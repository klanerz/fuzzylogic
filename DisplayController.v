==> flow/design.v <==
`timescale 1ns / 1ps
module DisplayController(clk,DV23,DV22,DV21,DV20,DV13,DV12,DV11,DV10,W,WADD,DIN);
input clk;
input [3:0]DV10,DV11,DV12,DV13,DV20,DV21,DV22,DV23;
output W;
output [2:0]WADD;
output [5:0]DIN;
reg [3:0]state;
reg [2:0]WADD;
reg [5:0]DIN;
reg W;
initial begin
state <= 0;
WADD <= 0;
DIN <= 0;
end
always @(posedge clk)
case(state)
    0: begin state <= 1; WADD <= 7; DIN <={1'b1, DV23,1'b1};end
    1: begin state <= 2; WADD <= WADD-1; DIN <={1'b1, DV22,1'b1};end
    2: begin state <= 3; WADD <= WADD-1; DIN <={1'b1, DV21,1'b1};end
    3: begin state <= 4; WADD <= WADD-1; DIN <={1'b1, DV20,1'b1};end
    4: begin state <= 5; WADD <= WADD-1; DIN <={1'b1, DV13,1'b1};end
    5: begin state <= 6; WADD <= WADD-1; DIN <={1'b1, DV12,1'b1};end
    6: begin state <= 7; WADD <= WADD-1; DIN <={1'b1, DV11,1'b1};end
    7: begin state <= 8; WADD <= WADD-1; DIN <={1'b1, DV10,1'b1};end
    8: begin state <= 0; end
    default: state <= 0;
endcase
always @(*)
begin
case(state)
    0: W = 0;
    1: W = 1;
    2: W = 1;
    3: W = 1;
    4: W = 1;
    5: W = 1;
    6: W = 1;
    7: W = 1;
    8: W = 1;
    default: W = 0;
endcase
end
endmodule
Reports on DisplayController
What the tools print for DisplayController, step after step.
Line numbers count from 1 in the design file above.
Operators: Yosys type, input widths -> output width; for muxes data width and select width s.
{ "setup": {"top": "DisplayController", "clock_port": "clk", "lib": "sky130hd", "pvt_corner": "tt_025C_1v80"} }

After elaboration
Counts by Yosys on the flattened word-level netlist (proc, flatten, opt, wreduce; memories kept). Register bits leave out memories and registers merged into their read ports (data or address). Print and check cells are left out. Cells with the same type and inputs are merged into one.
Yosys's memory passes give these memory sizes; they may raise the number of words (mostly to a power of two), join words into wider ones and drop unused or constant bits.
{ "op_classes": {"n_addsub": 1, "eq_ne": 7, "mux": 3, "reduce_and_logical": 4} }
{ "op_table": {"columns": ["cell", "n"], "rows": [
  ["$pmux 6 s8", 1],
  ["$pmux 4 s8", 1],
  ["$eq 4x3->1 const B", 4],
  ["$eq 4x2->1 const B", 2],
  ["$reduce_bool 8->1", 1],
  ["$reduce_or 7->1", 1],
  ["$pmux 3 s2", 1],
  ["$eq 4x1->1 const B", 1],
  ["$logic_not 4->1", 1],
  ["$sub 3x1->3 const B", 1],
  ["$reduce_bool 2->1", 1]
]} }
{ "word_totals": {"reg_bits": 13, "mem_bits_ro": 16, "n_memories": 1, "inputBits": 33, "output_inout_bits": 10, "elab_cells": 19} }
{ "mem_list": {"columns": ["memory", "size", "width", "rd", "write_ports", "line_no", "text"], "rows": [
  ["(name not given)", 16, 1, 1, 0, 32, "case(state)"]
]} }

Depth
Depth = most cells in a row (Yosys ltp): at word level without a register or memory, in the mapped netlist without a sequential cell, where the memories' decode and read muxes count.
{ "logic_depth": {"ltp_word": 3, "abc_area": 0, "depth_mapped": 5} }

Netlist
Source: synth_stat.txt of the flow (Yosys; design flattened, memories mapped). It holds for the ABC_AREA given above (unset counts as 0); a run with the other value may have another netlist.
Totals and module areas in this step are rounded.
{ "types": {"columns": ["type", "n", "area_total_um2"], "rows": [
  ["sky130_fd_sc_hd__edfxtp_1", 8, 240.23],
  ["sky130_fd_sc_hd__dfxtp_1", 4, 80.077],
  ["sky130_fd_sc_hd__a21oi_1", 8, 40.038],
  ["sky130_fd_sc_hd__mux2_2", 3, 33.782],
  ["sky130_fd_sc_hd__mux2i_1", 3, 30.029],
  ["sky130_fd_sc_hd__nand2_1", 7, 26.275],
  ["sky130_fd_sc_hd__nor2_1", 7, 26.275],
  ["sky130_fd_sc_hd__o22a_1", 3, 26.275],
  ["sky130_fd_sc_hd__xnor2_1", 3, 26.275],
  ["sky130_fd_sc_hd__buf_4", 3, 22.522],
  ["sky130_fd_sc_hd__inv_1", 6, 22.522],
  ["sky130_fd_sc_hd__o22ai_1", 3, 18.768],
  ["sky130_fd_sc_hd__o221ai_2", 1, 15.014],
  ["sky130_fd_sc_hd__and3_1", 2, 12.512],
  ["sky130_fd_sc_hd__ha_1", 1, 12.512],
  ["sky130_fd_sc_hd__nor2b_1", 2, 12.512],
  ["sky130_fd_sc_hd__o211ai_2", 1, 12.512],
  ["sky130_fd_sc_hd__buf_6", 1, 11.261]
]} }
Other cell types: 15; their cells: 16.
{ "synth_totals": {"mapped_cells": 82, "yosys_area_um2": 781, "sequential_area_um2": 320, "ff_cells": 12, "buf_cells": 5} }

Timing after synthesis
Source: OpenSTA report_checks on the synthesized netlist (no wires, ideal clock, input and output delay 20% of the period each), path of least setup slack; recovery checks are left aside. Register names are those of the netlist, which keeps one name where synthesis merged equal registers.
{ "synth_timing": {"path_type": "reg-to-reg", "start": "register state[1]", "end": "register DIN[4]", "period_ns": 1.44, "setup_ns": 0.259, "arrival_ns": 1.103, "path_slack_ns": 0.078, "delay_ns": 1.362, "stages": 5, "n_path_buf": 1, "period_less_setup_slack_ns": 1.362} }
"delay_ns" = arrival - input delay + setup time.
"stages" counts driving pins, that of a launching flip-flop among them; a cell with two outputs on the path counts twice.
"period_less_setup_slack_ns" is the clock period less the worst setup slack; recovery checks do not enter. This is arithmetic on one report: input and output delays are still those of the set period (20% each).
Between the ends stands the longest chain of elaborated cells between them, by number of cells; it is not shown to be the way that was timed. Of several equally long chains one is given.
A line is the first line of the expression or statement that the cell stems from. Yosys adds cells for indexed reads and writes and turns some case tables into memories.
A register here has more assigning lines than the two given.
The path ends at the data pin of a flip-flop with enable; ways to the enable are not counted.
{ "synth_via": {"path_cell_list": "sky130_fd_sc_hd__dfxtp_1 sky130_fd_sc_hd__buf_4 sky130_fd_sc_hd__mux2_2 sky130_fd_sc_hd__a21oi_1 sky130_fd_sc_hd__a21oi_1", "elab_chain_len": 2, "cells_between": 9} }
{ "synth_lines": {"columns": ["item", "line_no", "text"], "rows": [
  ["start, declared", 8, "reg [3:0]state;"],
  ["start, assigned", 19, "0: begin state <= 1; WADD <= 7; DIN <={1'b1, DV23,1'b1};end"],
  ["start, assigned", 20, "1: begin state <= 2; WADD <= WADD-1; DIN <={1'b1, DV22,1'b1};end"],
  ["$eq 4x3->1", 18, "case(state)"],
  ["$pmux 6 s8", 18, null],
  ["end, assigned", 19, null],
  ["end, assigned", 20, null],
  ["end, declared", 7, "output [5:0]DIN;"]
]} }

Timing after layout
Path of least setup slack in the final report of record 1 (OpenROAD, finished layout, wires in). Where an end is a register, its clock arrival counts in the times.
{ "layout_timing": {"path_type": "reg-to-reg", "start": "register state[2]", "end": "register DIN[2]", "period_ns": 1.13, "setup_ns": 0.24, "arrival_ns": 1.46, "path_slack_ns": -0.31, "stages": 6, "n_path_buf": 1} }
Between the ends stands the longest chain of elaborated cells between them, by number of cells; it is not shown to be the way that was timed. Of several equally long chains one is given.
A register here has more assigning lines than the two given.
The path ends at the data pin of a flip-flop with enable; ways to the enable are not counted.
{ "layout_via": {"path_cell_list": "sky130_fd_sc_hd__dfxtp_4 sky130_fd_sc_hd__buf_8 sky130_fd_sc_hd__and2b_4 sky130_fd_sc_hd__a22o_1 sky130_fd_sc_hd__o2bb2ai_2 sky130_fd_sc_hd__o22a_1", "elab_chain_len": 2, "cells_between": 9} }
{ "layout_lines": {"columns": ["item", "line_no", "text"], "rows": [
  ["start, declared", 8, "reg [3:0]state;"],
  ["start, assigned", 19, "0: begin state <= 1; WADD <= 7; DIN <={1'b1, DV23,1'b1};end"],
  ["start, assigned", 20, "1: begin state <= 2; WADD <= WADD-1; DIN <={1'b1, DV22,1'b1};end"],
  ["$eq 4x3->1", 18, "case(state)"],
  ["$pmux 6 s8", 18, null],
  ["end, assigned", 19, null],
  ["end, assigned", 20, null],
  ["end, declared", 7, "output [5:0]DIN;"]
]} }

FLOW RESULTS
============

Stored flow runs of DisplayController (2 of them; Yosys, OpenROAD, sky130hd). They differ in their settings and are not a sequence. Constraints: input delay and output delay 20% of the set period each, output load 0.01 pF.
"achieved_period_ns" means the clock period less the worst setup slack. The figure is calculated, with input and output delays left at 20% of the set period.
Results are given in rounded form.

Record 1
==> flow/run.sh <==
#!/bin/bash
# the make line also repeats the synthesis and layout settings of config.mk as NAME=value (left out here)
make -C /OpenROAD-flow-scripts/flow DESIGN_CONFIG=/design/flow/config.mk WORK_HOME=/design/flow/orfs CLKGATE_MAP_FILE= finish
==> flow/config.mk <==
export PLATFORM = sky130hd
export DESIGN_NAME = DisplayController
export DESIGN_NICKNAME = DisplayController
export VERILOG_FILES = /design/flow/design.v
export SDC_FILE = /design/flow/constraint.sdc
export NUM_CORES = 4
export LEC_CHECK = 0
export CAP_MARGIN = 20
export CELL_PAD_IN_SITES_GLOBAL_PLACEMENT = 1
export CORE_MARGIN = 2
export CORE_UTILIZATION = 22
export CTS_CLUSTER_DIAMETER = 41
export CTS_CLUSTER_SIZE = 29
export MIN_ROUTING_LAYER = met1
export PLACE_DENSITY = 0.45
export SETUP_SLACK_MARGIN = 0.26
export SLEW_MARGIN = 40
export TNS_END_PERCENT = 15
==> flow/constraint.sdc <==
create_clock -name core_clock -period 1.13 [get_ports {clk}]
set_input_delay 0.2260 -clock core_clock [delete_from_list [all_inputs] [get_ports {clk}]]
set_output_delay 0.2260 -clock core_clock [all_outputs]
set_load 0.01 [all_outputs]

==> results of record 1, as JSON <==
{
  "achieved_period_ns": 1.436,
  "hold_worst_slack_ns": 0.607,
  "final_cell_area_um2": 1580,
  "die_footprint_um2": 4040,
  "post_synth_area_um2": 781,
  "worst_setup_slack_ns": -0.306
}

Record 2
==> flow/run.sh <==
#!/bin/bash
# the make line also repeats the synthesis and layout settings of config.mk as NAME=value (left out here)
make -C /OpenROAD-flow-scripts/flow DESIGN_CONFIG=/design/flow/config.mk WORK_HOME=/design/flow/orfs CLKGATE_MAP_FILE= finish
==> flow/config.mk <==
export PLATFORM = sky130hd
export DESIGN_NAME = DisplayController
export DESIGN_NICKNAME = DisplayController
export VERILOG_FILES = /design/flow/design.v
export SDC_FILE = /design/flow/constraint.sdc
export NUM_CORES = 4
export LEC_CHECK = 0
export CAP_MARGIN = 35
export CORE_MARGIN = 2
export CORE_UTILIZATION = 43
export CTS_CLUSTER_SIZE = 27
export GPL_ROUTABILITY_DRIVEN = 0
export MAX_ROUTING_LAYER = met5
export PLACE_DENSITY_LB_ADDON = 0.23
export SETUP_SLACK_MARGIN = -0.05
export SLEW_MARGIN = 20
export TNS_END_PERCENT = 30
==> flow/constraint.sdc <==
create_clock -name core_clock -period 0.879 [get_ports {clk}]
set_input_delay 0.1758 -clock core_clock [delete_from_list [all_inputs] [get_ports {clk}]]
set_output_delay 0.1758 -clock core_clock [all_outputs]
set_load 0.01 [all_outputs]

==> results of record 2, as JSON <==
{
  "achieved_period_ns": 1.430,
  "hold_worst_slack_ns": 0.611,
  "final_cell_area_um2": 1430,
  "die_footprint_um2": 2170,
  "post_synth_area_um2": 781,
  "worst_setup_slack_ns": -0.551
}
