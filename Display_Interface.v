==> flow/design.v <==
`timescale 1ns / 1ps
module BCD_to_7seg(bcd,en, led);
input [3:0] bcd;  
input en;  
output [6:0]led;
reg [6:0] led;
always @(bcd)
begin
if(en == 0)
begin
led = 7'b1111111;
end
else
begin    
    case(bcd)
        0: led = 7'b0000001;  
        1: led = 7'b1001111;  
        2: led = 7'b0010010;  
        3: led = 7'b0000110;  
        4: led = 7'b1001100;  
        5: led = 7'b0100100;  
        6: led = 7'b0100000;  
        7: led = 7'b0001111;  
        8: led = 7'b0000000;  
        9: led = 7'b0000100;  
       10: led = 7'b0001000;  
       11: led = 7'b1100000;  
       12: led = 7'b0110001;  
       13: led = 7'b1000010;  
       14: led = 7'b0110000;  
       15: led = 7'b0111000;  
        default: led = 7'b1111111;
    endcase
end
end
endmodule
`timescale 1ns / 1ps
module DIRAM (clk, DIN,W,WADD,RADD,DOUT);
         input clk, W;
         input [5:0] DIN; 
         input [2:0] WADD, RADD;
         output [5:0] DOUT;
         reg [5:0] RAM [0:7];
integer i;
initial begin
            for (i = 0; i < 8; i = i+1)
                begin
                    RAM[i]= 6'b011111;
                end
end
always@(posedge clk)
  if(W) RAM[WADD]<= DIN;
assign DOUT=RAM[RADD];
endmodule
`timescale 1ns / 1ps
module Display_Interface(clk,W,WADD,DIN,E,segOut,DP);
input clk;
input W;
input [2:0]WADD;
input [5:0]DIN;
output [7:0]E;
output [6:0]segOut;
output DP;
wire [5:0]DOUT;
wire[2:0]counter;  
wire [3:0]bcd;
wire en;
wire DP;
wire clk,W;
assign DP = DOUT[0];
counter_20bit counter20(.clk(clk),.count(counter));
DIRAM RAM(clk,DIN,W,WADD,counter,DOUT);
BCD_to_7seg BCD(.bcd(DOUT[4:1]),.en(DOUT[5]),.led(segOut));
decoder3_to_8 decoder3x8(.w(counter),.Y(E));
endmodule
`timescale 1ns / 1ps
module counter_20bit(clk,count);
input clk;
output  [2:0]count;
reg [19:0]counter;
initial 
begin
counter = 0;
end
always @(posedge clk) 
begin
        counter <= counter+1;
 end
assign count=counter[19:17];
endmodule
`timescale 1ns / 1ps
module decoder3_to_8(w,Y);
input [2:0]w;
output reg[7:0]Y;
always @(w)
case(w)
3'b000: Y = 8'b11111110;
3'b001: Y = 8'b11111101;
3'b010: Y = 8'b11111011;
3'b011: Y = 8'b11110111;
3'b100: Y = 8'b11101111;
3'b101: Y = 8'b11011111;
3'b110: Y = 8'b10111111;
3'b111: Y = 8'b01111111;
default: Y = 8'b11111111;
endcase
endmodule
### Reports on Display_Interface

The steps from the RTL of Display_Interface to its reports follow in flow order.
Line numbers count from 1 in the design file above.
Operators: Yosys type, input widths -> output width; for muxes data width and select width s.
Cell names lack the library's common part.
Not given: n/a

| inputs | value |
|---|---|
| top module | Display_Interface |
| clock input | clk |
| standard-cell library | sky130hd |
| timing corner | tt_025C_1v80 |

### Elaborated design

Counts by Yosys on the flattened word-level netlist (proc, flatten, opt, wreduce; memories kept). Register bits leave out memories and registers merged into their read ports (data or address); mux counts leave out enables and synchronous resets folded into registers. Print and check cells are left out. Cells with the same type and inputs are merged into one.
Yosys's memory passes give these memory sizes; they may raise the number of words (mostly to a power of two), join words into wider ones and drop unused or constant bits.

| storage and ports | value |
|---|---|
| bits in writable memories | 48 |
| memory cells | 3 |
| output and inout port bits | 16 |
| input port bits | 11 |
| word-level cells | 9 |
| ROM bits | 176 |
| register bits after elaboration | 20 |

| operators by class | value |
|---|---|
| multiplexer cells | 4 |
| add/subtract/negate cells | 1 |

Memory list:

| name | depth | bits a word | rd ports | write ports | RTL line | text |
|---|---|---|---|---|---|---|
| (no name shown) | 16 | 7 | 1 | 0 | 15 | `case(bcd)` |
| (no name shown) | 8 | 8 | 1 | 0 | 96 | `case(w)` |
| RAM.RAM | 8 | 6 | 1 | 1 | 43 | `reg [5:0] RAM [0:7];` |

Operator list:

| operator | count |
|---|---|
| $add 20x1->20 const B | 1 |
| $mux 7 | 1 |
| $mux 6 | 1 |
| $mux 3 | 1 |
| $mux 1 | 1 |

### Longest topological paths

Yosys ltp: most cells in a row. Word level: on the elaborated netlist, between registers, memories and ports. Mapped: between sequential cells and ports; inverters and the memories' decode and read muxes count.

| depth | value |
|---|---|
| word-level depth | 1 |
| ABC_AREA | 0 |
| depth in mapped cells | 10 |
| depth with buffers taken out | 8 |

### Synthesis result

The flow's flattened synthesis, as Yosys stat reports it; memories are mapped. The netlist is that of the ABC_AREA named above (0 if unset); the other value can give another one.
The area totals of this step are shown rounded.

| mapped netlist | value |
|---|---|
| buffer cells | 10 |
| cells in the netlist | 217 |
| mapped area | 2,990 sq um |
| sequential area | 1,840 sq um |
| flip-flop cells | 68 |

Cell types:

| cell type | count | total area (sq um) |
|---|---|---|
| edfxtp_1 | 48 | 1.44E+03 |
| dfxtp_1 | 20 | 400.384 |
| xnor2_1 | 15 | 131.376 |
| mux2_2 | 9 | 101.347 |
| mux4_2 | 4 | 90.086 |
| ha_1 | 7 | 87.584 |
| mux2i_1 | 5 | 50.048 |
| nand2_1 | 13 | 48.797 |
| nand3_1 | 9 | 45.043 |
| o22ai_1 | 7 | 43.792 |
| and3_1 | 6 | 37.536 |
| nand2b_1 | 6 | 37.536 |
| xor2_1 | 4 | 35.034 |
| nor2_1 | 9 | 33.782 |
| a2111oi_0 | 3 | 26.275 |
| o221ai_1 | 3 | 26.275 |
| a211oi_2 | 2 | 25.024 |
| buf_6 | 2 | 22.522 |

Other cell types: 27; their cells: 45.
The figures by module come from a second, unflattened synthesis with its own total; it is not the netlist above.

| second synthesis, totals | value |
|---|---|
| cell total of the unflattened synthesis | 200 |
| area total of the unflattened synthesis | 3,050 sq um |

Each row is one instance without its submodules.

By module:

| module | cells | instances | seq. area (sq um) | area (sq um) |
|---|---|---|---|---|
| DIRAM | 82 | 1 | 1,440 | 1,900 |
| counter_20bit | 73 | 1 | 400 | 779 |
| BCD_to_7seg | 37 | 1 | 0.0 | 312 |
| decoder3_to_8 | 8 | 1 | 0.0 | 60.1 |
| Display_Interface | 0 | 1 | 0.0 | 0.0 |

### Worst setup path after synthesis

Path of least setup slack by OpenSTA after synthesis, without wires, with an ideal clock, recovery checks aside; 20% of the period is set as input and as output delay. Where synthesis merged equal registers, the netlist keeps one of their names.

| path after synthesis | value |
|---|---|
| path type | reg2out |
| start | register counter20.counter[19] |
| end | output segOut[6] |
| buffers on the path | 2 |
| external output delay | 1,206 ps |
| delay of the path | 2,492 ps |
| path slack | 2,332 ps |
| arrival | 2,492 ps |
| stages | 9 |
| data required time | 4,824 ps |
| launch time at the first pin | 0 ps |
| clock period | 6,030 ps |
| synthesis period reached | 3,698 ps |

"delay of the path" = arrival - input delay + setup time.
A path that ends at an output port has no setup time.
"stages" counts driving pins, that of a launching flip-flop among them; a cell with two outputs on the path counts twice.
"synthesis period reached" is the clock period less the worst setup slack; recovery checks do not enter. This is arithmetic on one report: input and output delays are still those of the set period (20% each).
The rows between start and end are the longest chain of elaborated cells between them; the timing report does not say that the signal goes this way. Where chains are equally long, one stands for them.
Each line given opens the expression or statement behind the cell; cells for indexed reads and writes are added by Yosys, which also makes memories of some case tables.
The chain passes a memory read, where the word-level depth is cut; so it can be longer than that depth.

| on the way, after synthesis | value |
|---|---|
| cells stage by stage | dfxtp_1 buf_2 buf_1 o22ai_1 a221oi_1 inv_1 ha_1 or4_1 o311a_1 |
| length of the longest elaborated chain | 3 |
| elaborated cells between the ends (all ways) | 3 |
| RTL lines with such cells | 3 |
| classes of those cells | mux (1); memory (2) |

Ends and longest elaborated chain, after synthesis:

| item | RTL line | text |
|---|---|---|
| start, declared | 80 | `reg [19:0]counter;` |
| start, assigned | 87 | `counter <= counter+1;` |
| $mem_v2 8x6 | 43 | `reg [5:0] RAM [0:7];` |
| $mem_v2 16x7 | 15 | `case(bcd)` |
| $mux 7 | 9 | `if(en == 0)` |
| end, declared | 62 | `output [6:0]segOut;` |

### Worst path after layout

From the final timing report of record 1: the path of least setup slack in the routed layout; clock arrival at registers is part of the times.
The path's times are printed in steps of 10 ps; the period is the one set.

| path after layout | value |
|---|---|
| path type | reg2out |
| start | register counter20.counter[18] |
| end | output segOut[6] |
| buffers on the path | 2 |
| path slack | 730 ps |
| clock period | 4,360 ps |
| launch time at the first pin | 330 ps |
| stages | 10 |
| external output delay | 870 ps |
| data required time | 3,490 ps |
| arrival | 2,760 ps |

The rows between start and end are the longest chain of elaborated cells between them; the timing report does not say that the signal goes this way. Where chains are equally long, one stands for them.
The chain passes a memory read, where the word-level depth is cut; so it can be longer than that depth.

| on the way, after layout | value |
|---|---|
| cells stage by stage | dfxtp_4 buf_4 nor2b_2 a2111oi_4 a221oi_2 inv_1 ha_1 or4_1 o311a_1 dlygate4sd2_1 |
| length of the longest elaborated chain | 3 |
| elaborated cells between the ends (all ways) | 3 |
| RTL lines with such cells | 3 |
| classes of those cells | mux (1); memory (2) |

Ends and longest elaborated chain, after layout:

| item | RTL line | text |
|---|---|---|
| start, declared | 80 | `reg [19:0]counter;` |
| start, assigned | 87 | `counter <= counter+1;` |
| $mem_v2 8x6 | 43 | `reg [5:0] RAM [0:7];` |
| $mem_v2 16x7 | 15 | `case(bcd)` |
| $mux 7 | 9 | `if(en == 0)` |
| end, declared | 62 | `output [6:0]segOut;` |

Module Display_Interface, platform sky130hd: 2 stored runs of the flow (Yosys, OpenROAD) with differing settings, in no particular order. Input and output delays are each 20% of the period that was set; the output load is 0.01 pF.
"achieved clock period" means the clock period less the worst setup slack. The figure is calculated, with input and output delays left at 20% of the set period.
"total power of the final layout" rests on the timing tool's default activity at the inputs, not on a simulated workload.
Values from the reports are rounded here.

#### Record 1

| setting | value |
|---|---|
| period_ns | `4.36` |
| CORE_UTILIZATION | `72` |
| SETUP_SLACK_MARGIN | `0.66` |
| HOLD_SLACK_MARGIN | `0.23` |
| TNS_END_PERCENT | `95` |
| GPL_ROUTABILITY_DRIVEN | `0` |
| MAX_ROUTING_LAYER | `met4` |
| CAP_MARGIN | `20` |
| CORE_MARGIN | `2` |
| SLEW_MARGIN | `20` |

| result | value |
|---|---|
| standard-cell area after layout | 3,580 sq um |
| total power of the final layout | 1.22 mW |
| Yosys chip area after synthesis | 2,990 sq um |
| setup slack of the worst path | 729 ps |
| area of the die | 4,690 sq um |
| achieved clock period | 3,631 ps |

#### Record 2

| setting | value |
|---|---|
| period_ns | `4.7` |
| CORE_UTILIZATION | `60` |
| PLACE_DENSITY_LB_ADDON | `0.18` |
| HOLD_SLACK_MARGIN | `-0.09` |
| CORE_ASPECT_RATIO | `1.49` |
| CELL_PAD_IN_SITES_DETAIL_PLACEMENT | `1` |
| MIN_ROUTING_LAYER | `met1` |
| MAX_ROUTING_LAYER | `met5` |
| CAP_MARGIN | `20` |
| CORE_MARGIN | `2` |
| SLEW_MARGIN | `20` |

| result | value |
|---|---|
| standard-cell area after layout | 3,490 sq um |
| total power of the final layout | 1.15 mW |
| Yosys chip area after synthesis | 2,990 sq um |
| setup slack of the worst path | 164 ps |
| area of the die | 5,580 sq um |
| achieved clock period | 4,536 ps |
